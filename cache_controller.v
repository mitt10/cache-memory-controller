==> flow/design.v <==
`timescale 1ns / 1ps
module cache_controller (
    input  wire         clk,
    input  wire         rst,
    input  wire         cpu_read,
    input  wire         cpu_write,
    input  wire [31:0]  cpu_address,
    input  wire         mem_ready,
    input  wire         dirty_bit,
    input  wire         valid_bit,
    input  wire [31:0]  mem_data_in,
    input  wire [31:0]  cache_data_in,
    output reg  [31:0]  mem_address,
    output reg          mem_read,
    output reg          mem_write,
    output reg          cache_read_en,
    output reg  [7:0]   cpu_data_out,
    output reg          ready,
    input  wire         hit,
    output reg  [7:0]   index,
    output reg  [1:0]   offset,
    output reg  [21:0]  tag
);
    reg [1:0] current_state, next_state;
    localparam IDLE       = 2'b00,
               COMPARE    = 2'b01,
               WRITE_BACK = 2'b10,
               ALLOCATE   = 2'b11;
    always @(*) begin
        tag    = cpu_address[31:10];
        index  = cpu_address[9:2];
        offset = cpu_address[1:0];
    end
    always @(posedge clk or posedge rst) begin
        if (rst) current_state <= IDLE;
        else     current_state <= next_state;
    end
    always @(*) begin
        mem_read      = 0;
        mem_write     = 0;
        cache_read_en = 0;
        mem_address   = 0;
        ready         = 0;
        cpu_data_out  = 8'h00;
        next_state    = current_state;
        case (current_state)
        IDLE: begin
            if (cpu_read || cpu_write)
                next_state = COMPARE;
        end
        COMPARE: begin
            cache_read_en = 1;
            if (hit) begin
                cpu_data_out = cache_data_in[offset*8 +: 8];
                ready        = 1;
                next_state   = IDLE;
            end else if (valid_bit && dirty_bit)
                next_state = WRITE_BACK;
            else
                next_state = ALLOCATE;
        end
        WRITE_BACK: begin
            mem_write   = 1;
            mem_address = {tag, index, 2'b00};
            if (mem_ready)
                next_state = ALLOCATE;
        end
        ALLOCATE: begin
            mem_read    = 1;
            mem_address = {tag, index, 2'b00};
            if (mem_ready) begin
                cpu_data_out = mem_data_in[offset*8 +: 8];
                ready        = 1;
                next_state   = IDLE;
            end
        end
        default: next_state = IDLE;
        endcase
    end
endmodule
# [From RTL to reports: cache_controller]
# Tool output for the design above, in the order of the flow.
# Lines are those of the file above, counted from 1.
# Cell names lack the library's common part.
# A cell with - has no value.
[design] top_module="cache_controller" clock="clk" library="sky130hd" corner="tt_025C_1v80"

# [Elaborated design]
# Source: Yosys, flattened and elaborated, memories not mapped. Widths are those after wreduce. Registers that Yosys merges into a memory's read port (data or address) are not register bits. Print and check cells do not count. Equal cells are merged and count once.
[word_totals] reg_bits=2 in_bits=104 output_inout_bits=76 wordCells=35
[classes] n_eq=6 shifts=2 mux=16 reduce_and_logical=10
[op_table] op="32-bit by 6-bit indexed select with 8-bit output" n=2
[op_table] op="32-bit case mux with 2-bit select" n=1
[op_table] op="8-bit case mux with 3-bit select" n=1
[op_table] op="8-bit 2-to-1 mux" n=2
[op_table] op="3-bit OR reduction" n=3
[op_table] op="2-bit case mux with 4-bit select" n=1
[op_table] op="2-bit 2-to-1 mux" n=4
[op_table] op="2-bit != test (second input constant)" n=3
[op_table] op="2-bit OR reduction" n=3
[op_table] op="1-bit case mux with 2-bit select" n=3
[op_table] op="2-bit equality test (second input constant)" n=2
[op_table] op="3-bit AND reduction" n=1
[op_table] op="1-bit case mux with 3-bit select" n=1
[op_table] op="1-bit 2-to-1 mux" n=3
[op_table] op="2-bit by 1-bit equality test with 1-bit output (second input constant)" n=1
[op_table] op="2-bit logical NOT" n=1
[op_table] op="1-bit logical AND" n=1
[op_table] op="1-bit logical OR" n=1

# [Longest topological paths]
# Longest topological path by Yosys (ltp), each cell counted once; first at word level (registers and memories cut), then after technology mapping (sequential cells cut; the memories' decode and read muxes count).
[depth] ltp_word=4 ABC_AREA=1 ltp_mapped=8

# [Mapped cells and area]
# Source: synth_stat.txt of the flow (Yosys; design flattened, memories mapped). It holds for the ABC_AREA given above (unset counts as 0); a run with the other value may have another netlist.
# The area totals of this step are shown rounded.
[by_type] cell="nand2_1" n=112 type_area_um2=420.403
[by_type] cell="inv_1" n=102 type_area_um2=382.867
[by_type] cell="buf_4" n=39 type_area_um2=292.781
[by_type] cell="nand3_1" n=36 type_area_um2=180.173
[by_type] cell="nor2_1" n=30 type_area_um2=112.608
[by_type] cell="dfrtp_1" n=3 type_area_um2=75.072
[by_type] cell="buf_6" n=4 type_area_um2=45.043
[by_type] cell="dfstp_2" n=1 type_area_um2=26.275
[by_type] cell="buf_2" n=4 type_area_um2=20.019
[by_type] cell="nor2_4" n=1 type_area_um2=11.261
[by_type] cell="o21ai_0" n=2 type_area_um2=10.01
[by_type] cell="inv_4" n=1 type_area_um2=6.256
[by_type] cell="nor2_2" n=1 type_area_um2=6.256
[by_type] cell="a21oi_1" n=1 type_area_um2=5.005
[by_type] cell="clkinv_2" n=1 type_area_um2=5.005
[by_type] cell="nor3_1" n=1 type_area_um2=5.005
[by_type] cell="conb_1" n=1 type_area_um2=3.754
[mapped] stdcells=340 synth_area_um2=1608 seqArea_um2=101.3 ff_cells=4

# [Timing after synthesis]
# OpenSTA on the mapped netlist: ideal clock, no wires. The path of least setup slack (recovery checks aside). Input and output delay are each 20% of the period. Register names are those of the netlist, which keeps one name where synthesis merged equal registers.
[synth_timing] path_type="flip-flop to output port" startpoint="reg current_state" endpoint="out cpu_data_out[0]" clock_period_ns=1.67 out_delay_ns=0.334 arrival_time_ns=1.019 path_slack_ns=0.317 path_delay_ns=1.019 path_stages=6 period_less_setup_slack_ns=1.353
# "path_delay_ns" = arrival - input delay + setup time.
# A path that ends at an output port has no setup time.
# "path_stages" counts driving pins, that of a launching flip-flop among them; a cell with two outputs on the path counts twice.
# "period_less_setup_slack_ns" is the clock period less the worst setup slack; recovery checks do not enter. This is arithmetic on one report: input and output delays are still those of the set period (20% each).
# Where an end lacks its bit number, it is one bit of the signal, or one of the new flip-flops if synthesis recoded a state register.
# The rows between start and end are the longest chain of elaborated cells between them; the timing report does not say that the signal goes this way. Where chains are equally long, one stands for them.
# A line is the first line of the expression or statement that the cell stems from. Yosys adds cells for indexed reads and writes and turns some case tables into memories.
[synth_via] path_cell_list="dfrtp_1 -> nor2_2 -> nand2_1 -> nor2_4 -> nand2_1 -> nand2_1" elab_chain_len=3 cells_between=6 lines_between=1 classes_between="3 x eq/ne; 1 x mux; 2 x reduce/logical"
[synth_lines] item="start, declared" line_no=24 text="reg [1:0] current_state, next_state;"
[synth_lines] item="start, assigned" line_no=35 text="if (rst) current_state <= IDLE;"
[synth_lines] item="start, assigned" line_no=36 text="else     current_state <= next_state;"
[synth_lines] item="2-bit equality test" line_no=46 text="case (current_state)"
[synth_lines] item="2-bit OR reduction"
[synth_lines] item="8-bit case mux with 3-bit select" line_no=46
[synth_lines] item="end, declared" line_no=17 text="output reg  [7:0]   cpu_data_out,"

# [Worst path after layout]
# From the final timing report of run 2: the path of least setup slack in the routed layout; clock arrival at registers is part of the times.
[layout_timing] path_type="flip-flop to output port" startpoint="reg current_state" endpoint="out cpu_data_out[1]" clock_period_ns=1.24 out_delay_ns=0.25 arrival_time_ns=1.44 path_slack_ns=-0.45 path_stages=9
# Where an end lacks its bit number, it is one bit of the signal, or one of the new flip-flops if synthesis recoded a state register.
# The rows between start and end are the longest chain of elaborated cells between them; the timing report does not say that the signal goes this way. Where chains are equally long, one stands for them.
[layout_via] path_cell_list="dfrtp_2 -> nor2_4 -> nand2_2 -> nor2_4 -> buf_12 -> buf_6 -> nand2_2 -> nand2_2 -> buf_6" elab_chain_len=3 cells_between=6 lines_between=1 classes_between="3 x eq/ne; 1 x mux; 2 x reduce/logical"
[layout_lines] item="start, declared" line_no=24 text="reg [1:0] current_state, next_state;"
[layout_lines] item="start, assigned" line_no=35 text="if (rst) current_state <= IDLE;"
[layout_lines] item="start, assigned" line_no=36 text="else     current_state <= next_state;"
[layout_lines] item="2-bit equality test" line_no=46 text="case (current_state)"
[layout_lines] item="2-bit OR reduction"
[layout_lines] item="8-bit case mux with 3-bit select" line_no=46
[layout_lines] item="end, declared" line_no=17 text="output reg  [7:0]   cpu_data_out,"

FLOW RESULTS
============

Module cache_controller, platform sky130hd: 2 stored runs of the flow (Yosys, OpenROAD) with differing settings, in no particular order. Input and output delays are each 20% of the period that was set; the output load is 0.01 pF.
By "timing.worst_path_ns" is meant the share of the clock period that the worst setup path is allowed (20% is reserved at inputs, 20% at outputs), minus its slack. Clock arrival times at its registers enter into it.
"power.total_uw" is the tool's figure for a default switching activity; nothing was simulated.
Values from the reports are rounded here.

[flow] run 1: files
==> flow/run.sh <==
#!/bin/bash
# the make line also repeats the synthesis and layout settings of config.mk as NAME=value (left out here)
make -C /OpenROAD-flow-scripts/flow DESIGN_CONFIG=/design/flow/config.mk WORK_HOME=/design/flow/orfs CLKGATE_MAP_FILE= finish
==> flow/config.mk <==
export PLATFORM = sky130hd
export DESIGN_NAME = cache_controller
export DESIGN_NICKNAME = cache_controller
export VERILOG_FILES = /design/flow/design.v
export SDC_FILE = /design/flow/constraint.sdc
export NUM_CORES = 4
export LEC_CHECK = 0
export CAP_MARGIN = 20
export CORE_MARGIN = 2
export CORE_UTILIZATION = 40
export SETUP_SLACK_MARGIN = 0.31
export SLEW_MARGIN = 20
==> flow/constraint.sdc <==
create_clock -name core_clock -period 2.0 [get_ports {clk}]
set_input_delay 0.4000 -clock core_clock [delete_from_list [all_inputs] [get_ports {clk}]]
set_output_delay 0.4000 -clock core_clock [all_outputs]
set_load 0.01 [all_outputs]

[flow] run 1: not finished: placement ended with error GPL-0301

[flow] run 2: files
==> flow/run.sh <==
#!/bin/bash
# the make line also repeats the synthesis and layout settings of config.mk as NAME=value (left out here)
make -C /OpenROAD-flow-scripts/flow DESIGN_CONFIG=/design/flow/config.mk WORK_HOME=/design/flow/orfs CLKGATE_MAP_FILE= finish
==> flow/config.mk <==
export PLATFORM = sky130hd
export DESIGN_NAME = cache_controller
export DESIGN_NICKNAME = cache_controller
export VERILOG_FILES = /design/flow/design.v
export SDC_FILE = /design/flow/constraint.sdc
export NUM_CORES = 4
export LEC_CHECK = 0
export ABC_AREA = 1
export CAP_MARGIN = 40
export CORE_ASPECT_RATIO = 1.62
export CORE_MARGIN = 3
export CORE_UTILIZATION = 23
export GPL_TIMING_DRIVEN = 1
export HOLD_SLACK_MARGIN = 0.08
export PLACE_DENSITY_LB_ADDON = 0.24
export SETUP_SLACK_MARGIN = 0.15
export SLEW_MARGIN = 20
==> flow/constraint.sdc <==
create_clock -name core_clock -period 1.24 [get_ports {clk}]
set_input_delay 0.2480 -clock core_clock [delete_from_list [all_inputs] [get_ports {clk}]]
set_output_delay 0.2480 -clock core_clock [all_outputs]
set_load 0.01 [all_outputs]

[flow] run 2: metrics
[metrics] synth_chip_area_um2 = 1608
[metrics] total_die_area_um2 = 8059
[metrics] stdcell_area_um2 = 3216
[metrics] util_pct = 47.6
[metrics] worst_setup_slack_ns = -0.452
[metrics] final_setup_tns_ns = -9.254
[metrics] power.total_uw = 2136
[metrics] timing.worst_path_ns = 1.44
[metrics] worstPathKind = flip-flop to output port
